==> flow/design.v <==
`timescale 1ns / 1ps
module DriverRGB(input sysclk,
    input [31:0] red,
	 input [31:0] green,
	 input [31:0] blue,
	 input [31:0] red2,
	 input [31:0] green2,
	 input [31:0] blue2,
	 input [2:0] linesel,
	 input rst,
	 input send,
	 input enable,
	 output reg R1, G1, B1, R2, G2, B2,
	 output reg [2:0] linesel_out,
	 output reg data_clk,
	 output reg regclk_out,
	 output reg output_en,
    output reg ready
    );
	reg [4:0] bitcounter  = 0;
	reg [30:0] R_temp;
	reg [30:0] G_temp;
	reg [30:0] B_temp;
	reg [30:0] R2_temp;
	reg [30:0] G2_temp;
	reg [30:0] B2_temp;
	reg [2:0] linesel_in;
	 parameter st_RESET =   5'b00001;
   parameter st_CLKOUT =  5'b00010;
	parameter st_NEXTBIT = 5'b00100;
   parameter st_REGCLK =  5'b01000;
   parameter st_FINISH =  5'b10000;
	(* FSM_ENCODING="ONE-HOT", SAFE_IMPLEMENTATION="NO" *) reg [4:0] state = st_RESET;
always@(posedge sysclk)
      if (rst) begin
         state <= st_RESET;
         R1 <= 0;
			G1 <= 0;
			B1 <= 0;
			R2 <= 0;
			G2 <= 0;
			B2 <= 0;
			data_clk <= 0;
			regclk_out <= 0;
			output_en <= 1;  
			ready <= 1;
			bitcounter <= 0;
			R_temp <= 0;
			G_temp <= 0;
			B_temp <= 0;
			R2_temp <= 0;
			G2_temp <= 0;
			B2_temp <= 0;
			linesel_out <= 0;
      end
      else
         (* FULL_CASE, PARALLEL_CASE *) case (state)
            st_RESET : begin
					if (!send)
                  state <= st_RESET;		 
               else 
                  state <= st_CLKOUT;		 
					linesel_in <= linesel;		 
					R_temp <= red[31:1];			 
					R1 <= red[0];					 
					G_temp <= green[31:1];		 
					G1 <= green[0];				 
					B_temp <= blue[31:1];		 
					B1 <= blue[0];					 
					R2_temp <= red2[31:1];		 
					R2 <= red2[0];					 
					G2_temp <= green2[31:1];	 
					G2 <= green2[0];				 
					B2_temp <= blue2[31:1];		 
					B2 <= blue2[0];				 
					bitcounter <= 0;				    
					ready <= 1'b1;						 
					regclk_out <= 0;
					data_clk <= 0;
					output_en <= 1'b0;						 
            end
st_CLKOUT : begin
               state <= st_NEXTBIT;
					data_clk <= 1'b1;
					ready <= 0;							 
            end
				st_NEXTBIT : begin
               if (&bitcounter)		      
                  state <= st_REGCLK;
               else
                  state <= st_CLKOUT;	   
					data_clk <= 1'b0;							 
					if (!(&bitcounter)) begin				 
					  R1 <= R_temp[0];						 
					  R_temp <= {1'b0,R_temp[30:1]};		 
					  G1 <= G_temp[0];						 
					  G_temp <= {1'b0,G_temp[30:1]};		 
					  B1 <= B_temp[0];						 
					  B_temp <= {1'b0,B_temp[30:1]};		 
					  R2 <= R2_temp[0];						 
					  R2_temp <= {1'b0,R2_temp[30:1]};		 
					  G2 <= G2_temp[0];						 
					  G2_temp <= {1'b0,G2_temp[30:1]};		 
					  B2 <= B2_temp[0];						 
					  B2_temp <= {1'b0,B2_temp[30:1]};		 
					  bitcounter <= bitcounter + 1'b1;		 
					end
					else
						output_en <= 1'b1;	 
            end
				st_REGCLK : begin
               if (!regclk_out)							 
                  state <= st_REGCLK;
               else 
                  state <= st_FINISH;					 
					regclk_out <= ~regclk_out;
					if (!regclk_out)
					  linesel_out <= linesel_in;
            end
				st_FINISH : begin
               state <= st_RESET;						 
					ready <= 1'b1;
					end
         endcase
endmodule
Reports on DriverRGB
What the tools print for DriverRGB, step after step.
Lines are those of the file above, counted from 1.
Operators: Yosys type, input widths -> output width; for muxes data width and select width s.
Cell names lack the library's common part.
The mark - stands for no value.
- top module: DriverRGB
- clock port: sysclk
- cell library: sky130hd
- corner: tt_025C_1v80

After elaboration
Source: Yosys, flattened and elaborated, memories not mapped. Widths are those after wreduce. Registers that Yosys merges into a memory's read port (data or address) are not register bits. Print and check cells do not count.
- input port bits at 199
- flip-flop bits (word level): 212
- output and inout bits: 13
- noted word-level cells: 77
- bitwise logic cells at 2
- add/subtract/negate cells: 1
- reductions and logical operators at 12
- equal/unequal tests at 7
- muxes and demuxes: 35
- operators with widths (operator ; count):
    $pmux 31 s2 ; 6
    $mux 31 ; 6
    $pmux 5 s5 ; 1
    $pmux 1 s2 ; 10
    $pmux 5 s2 ; 1
    $mux 5 ; 2
    $reduce_and 2->1 ; 4
    $reduce_bool 2->1 ; 4
    $mux 1 ; 7
    $add 5x1->5 const B ; 1
    $eq 5x1->1 const B ; 1
    $eq 5x2->1 const B ; 1
    $eq 5x3->1 const B ; 1
    $eq 5x4->1 const B ; 1
    $eq 5x5->1 const B ; 1
    $reduce_and 5->1 ; 1
    $reduce_bool 5->1 ; 1
    $ne 2x2->1 const B ; 2
    $reduce_or 2->1 ; 2
    $mux 4 ; 1
    $not 1->1 ; 2
    $mux 2 ; 1

Logic depth
Longest topological path by Yosys (ltp), each cell counted once; first at word level (registers and memories cut), then after technology mapping (sequential cells cut; the memories' decode and read muxes count).
- depth in word-level cells at 3
- ABC_AREA: 0
- noted gate-level depth with buffers: 8
- depth with buffers taken out: 6

Mapped cells and area
The flow's flattened synthesis, as Yosys stat reports it; memories are mapped. The netlist is that of the ABC_AREA named above (0 if unset); the other value can give another one.
- noted mapped flip-flops: 212
- noted sequential part of the area: 4274.1 um^2
- synthesis area: 9297.7 um^2
- cell count: 811
- cell types (cell ; count):
    dfxtp_1 ; 209
    o221a_2 ; 186
    o31a_1 ; 186
    clkbuf_1 ; 66
    buf_2 ; 31
    buf_4 ; 16
    o32ai_2 ; 6
    edfxtp_1 ; 3
    o21ai_0 ; 11
    nand2_1 ; 13
    inv_1 ; 10
    a21oi_1 ; 7
    nand3_1 ; 7
    buf_6 ; 3
    nor2b_1 ; 5
    mux2i_1 ; 3
    nor2_1 ; 8
    ha_1 ; 2
Other cell types: 32; their cells: 39.

Worst setup path after synthesis
Path of least setup slack by OpenSTA after synthesis, without wires, with an ideal clock, recovery checks aside; 20% of the period is set as input and as output delay. Where synthesis merged equal registers, the netlist keeps one of their names.
- path kind: register -> register
- start point: register bitcounter[0]
- end point: register G2_temp[0]
- noted required time: 2.412 ns
- clock period at 2.47 ns
- setup slack at 0.407 ns
- stages: 9
- path buffers: 2
- library setup time at 0.058 ns
- launch time at the first pin at 0.000 ns
- path delay: 2.063 ns
- noted arrival: 2.005 ns
- period reached after synthesis: 2.063 ns
"path delay" is the arrival time less input delay plus setup time.
"stages" counts driving pins, that of a launching flip-flop among them; a cell with two outputs on the path counts twice.
"period reached after synthesis" = period - worst setup slack (recovery checks aside). The figure is calculated, with input and output delays left at 20% of the set period.
The rows between start and end are the longest chain of elaborated cells between them; the timing report does not say that the signal goes this way. Where chains are equally long, one stands for them.
A line is the first line of the expression or statement that the cell stems from. Yosys adds cells for indexed reads and writes and turns some case tables into memories.
At most two assigning lines are given for a register; there are more.
- path through: dfxtp_1 -> ha_1 -> and3_1 -> ha_1 -> or3b_1 -> a21oi_4 -> buf_4 -> buf_4 -> o221a_2
- cells in the longest elaborated chain at 3
- elaborated cells between the ends (all ways): 5
- classes of those cells: 1 x eq/ne; 2 x mux; 2 x reduce/logical
- ends and longest elaborated chain, post-synthesis (item ; line ; text):
    from (decl) ; 20 ; reg [4:0] bitcounter = 0;
    from (assign) ; 47 ; bitcounter <= 0;
    from (assign) ; 106 ; bitcounter <= bitcounter + 1'b1;
    $reduce_and 5->1 ; 93 ; if (!(&bitcounter)) begin
    $mux 31 ; 93 ;
    $pmux 31 s2 ; 57 ; (* FULL_CASE, PARALLEL_CASE *) case (state)
    to (assign) ; 72 ; G2_temp <= green2[31:1];
    to (assign) ; 103 ; G2_temp <= {1'b0,G2_temp[30:1]};
    to (decl) ; 25 ; reg [30:0] G2_temp;

Path in the finished layout
From the final timing report of job 1: the path of least setup slack in the routed layout; clock arrival at registers is part of the times.
- path kind: register -> register
- start point: register bitcounter[0]
- end point: register G_temp[21]
- setup slack at 0.63 ns
- launch time at the first pin at 0.54 ns
- noted arrival: 3.11 ns
- stages: 8
- noted required time: 3.73 ns
- library setup time at 0.06 ns
- clock period at 3.26 ns
- path buffers: 1
The rows between start and end are the longest chain of elaborated cells between them; the timing report does not say that the signal goes this way. Where chains are equally long, one stands for them.
At most two assigning lines are given for a register; there are more.
- path through: dfxtp_1 -> ha_1 -> and3_1 -> ha_1 -> or3b_1 -> a21oi_4 -> buf_4 -> o221a_2
- cells in the longest elaborated chain at 3
- elaborated cells between the ends (all ways): 5
- classes of those cells: 1 x eq/ne; 2 x mux; 2 x reduce/logical
- ends and longest elaborated chain, after layout (item ; line ; text):
    from (decl) ; 20 ; reg [4:0] bitcounter = 0;
    from (assign) ; 47 ; bitcounter <= 0;
    from (assign) ; 106 ; bitcounter <= bitcounter + 1'b1;
    $reduce_and 5->1 ; 93 ; if (!(&bitcounter)) begin
    $mux 31 ; 93 ;
    $pmux 31 s2 ; 57 ; (* FULL_CASE, PARALLEL_CASE *) case (state)
    to (assign) ; 66 ; G_temp <= green[31:1];
    to (assign) ; 97 ; G_temp <= {1'b0,G_temp[30:1]};
    to (decl) ; 22 ; reg [30:0] G_temp;

Ticket comment

Record of 2 stored runs of the RTL-to-layout flow on DriverRGB, platform sky130hd. The runs are unordered. Constraints: input delay and output delay 20% of the set period each, output load 0.01 pF.
"reached clock period" = clock period - worst setup slack. The figure is calculated, with input and output delays left at 20% of the set period.
"critical setup path time" = time allowed to the worst setup path (clock period - input delay - output delay, where it has them) - its slack; a late launch clock adds to it, a late capture clock takes from it.
"total design power" rests on the timing tool's default activity at the inputs, not on a simulated workload.

Job 1

==> flow/run.sh <==
#!/bin/bash
# the make line also repeats the synthesis and layout settings of config.mk as NAME=value (left out here)
make -C /OpenROAD-flow-scripts/flow DESIGN_CONFIG=/design/flow/config.mk WORK_HOME=/design/flow/orfs CLKGATE_MAP_FILE= finish
==> flow/config.mk <==
export PLATFORM = sky130hd
export DESIGN_NAME = DriverRGB
export DESIGN_NICKNAME = DriverRGB
export VERILOG_FILES = /design/flow/design.v
export SDC_FILE = /design/flow/constraint.sdc
export NUM_CORES = 4
export LEC_CHECK = 0
export ABC_AREA = 0
export CAP_MARGIN = 20
export CELL_PAD_IN_SITES_GLOBAL_PLACEMENT = 0
export CORE_ASPECT_RATIO = 0.67
export CORE_MARGIN = 2
export CORE_UTILIZATION = 17
export CTS_CLUSTER_SIZE = 97
export GPL_ROUTABILITY_DRIVEN = 0
export GPL_TIMING_DRIVEN = 1
export MIN_ROUTING_LAYER = met2
export PLACE_DENSITY = 0.7
export SETUP_SLACK_MARGIN = -0.1
export SLEW_MARGIN = 20
==> flow/constraint.sdc <==
create_clock -name core_clock -period 3.26 [get_ports {sysclk}]
set_input_delay 0.6520 -clock core_clock [delete_from_list [all_inputs] [get_ports {sysclk}]]
set_output_delay 0.6520 -clock core_clock [all_outputs]
set_load 0.01 [all_outputs]

Measured in job 1:
- area of the synthesized netlist: 9297.7 um^2
- overall die area: 56616.6 um^2
- area of the standard cells in the finished layout at 12789.8 um^2
- post-layout utilization: 23.6 %
- noted the smallest setup slack: 0.627 ns
- noted the sum of negative setup slack: 0.000 ns
- worst hold slack in the final report at 0.482 ns
- noted the total design power: 8027 uW
- noted the reached clock period: 2.633 ns
- critical setup path time at 2.63 ns
- critical path type: register -> register

Job 2

==> flow/run.sh <==
#!/bin/bash
# the make line also repeats the synthesis and layout settings of config.mk as NAME=value (left out here)
make -C /OpenROAD-flow-scripts/flow DESIGN_CONFIG=/design/flow/config.mk WORK_HOME=/design/flow/orfs CLKGATE_MAP_FILE= finish
==> flow/config.mk <==
export PLATFORM = sky130hd
export DESIGN_NAME = DriverRGB
export DESIGN_NICKNAME = DriverRGB
export VERILOG_FILES = /design/flow/design.v
export SDC_FILE = /design/flow/constraint.sdc
export NUM_CORES = 4
export LEC_CHECK = 0
export CAP_MARGIN = 30
export CELL_PAD_IN_SITES_GLOBAL_PLACEMENT = 3
export CORE_ASPECT_RATIO = 1.81
export CORE_MARGIN = 2
export CORE_UTILIZATION = 22
export MAX_ROUTING_LAYER = met5
export PLACE_DENSITY_LB_ADDON = 0.2
export SETUP_SLACK_MARGIN = 0.03
export SLEW_MARGIN = 10
export TNS_END_PERCENT = 95
==> flow/constraint.sdc <==
create_clock -name core_clock -period 2.22 [get_ports {sysclk}]
set_input_delay 0.4440 -clock core_clock [delete_from_list [all_inputs] [get_ports {sysclk}]]
set_output_delay 0.4440 -clock core_clock [all_outputs]
set_load 0.01 [all_outputs]

Measured in job 2:
- area of the synthesized netlist: 9297.7 um^2
- overall die area: 43995.6 um^2
- area of the standard cells in the finished layout at 12993.7 um^2
- post-layout utilization: 31.1 %
- noted the smallest setup slack: 0.087 ns
- noted the sum of negative setup slack: 0.000 ns
- worst hold slack in the final report at 0.471 ns
- noted the total design power: 11605 uW
- noted the reached clock period: 2.133 ns
- critical setup path time at 2.13 ns
- critical path type: register -> register
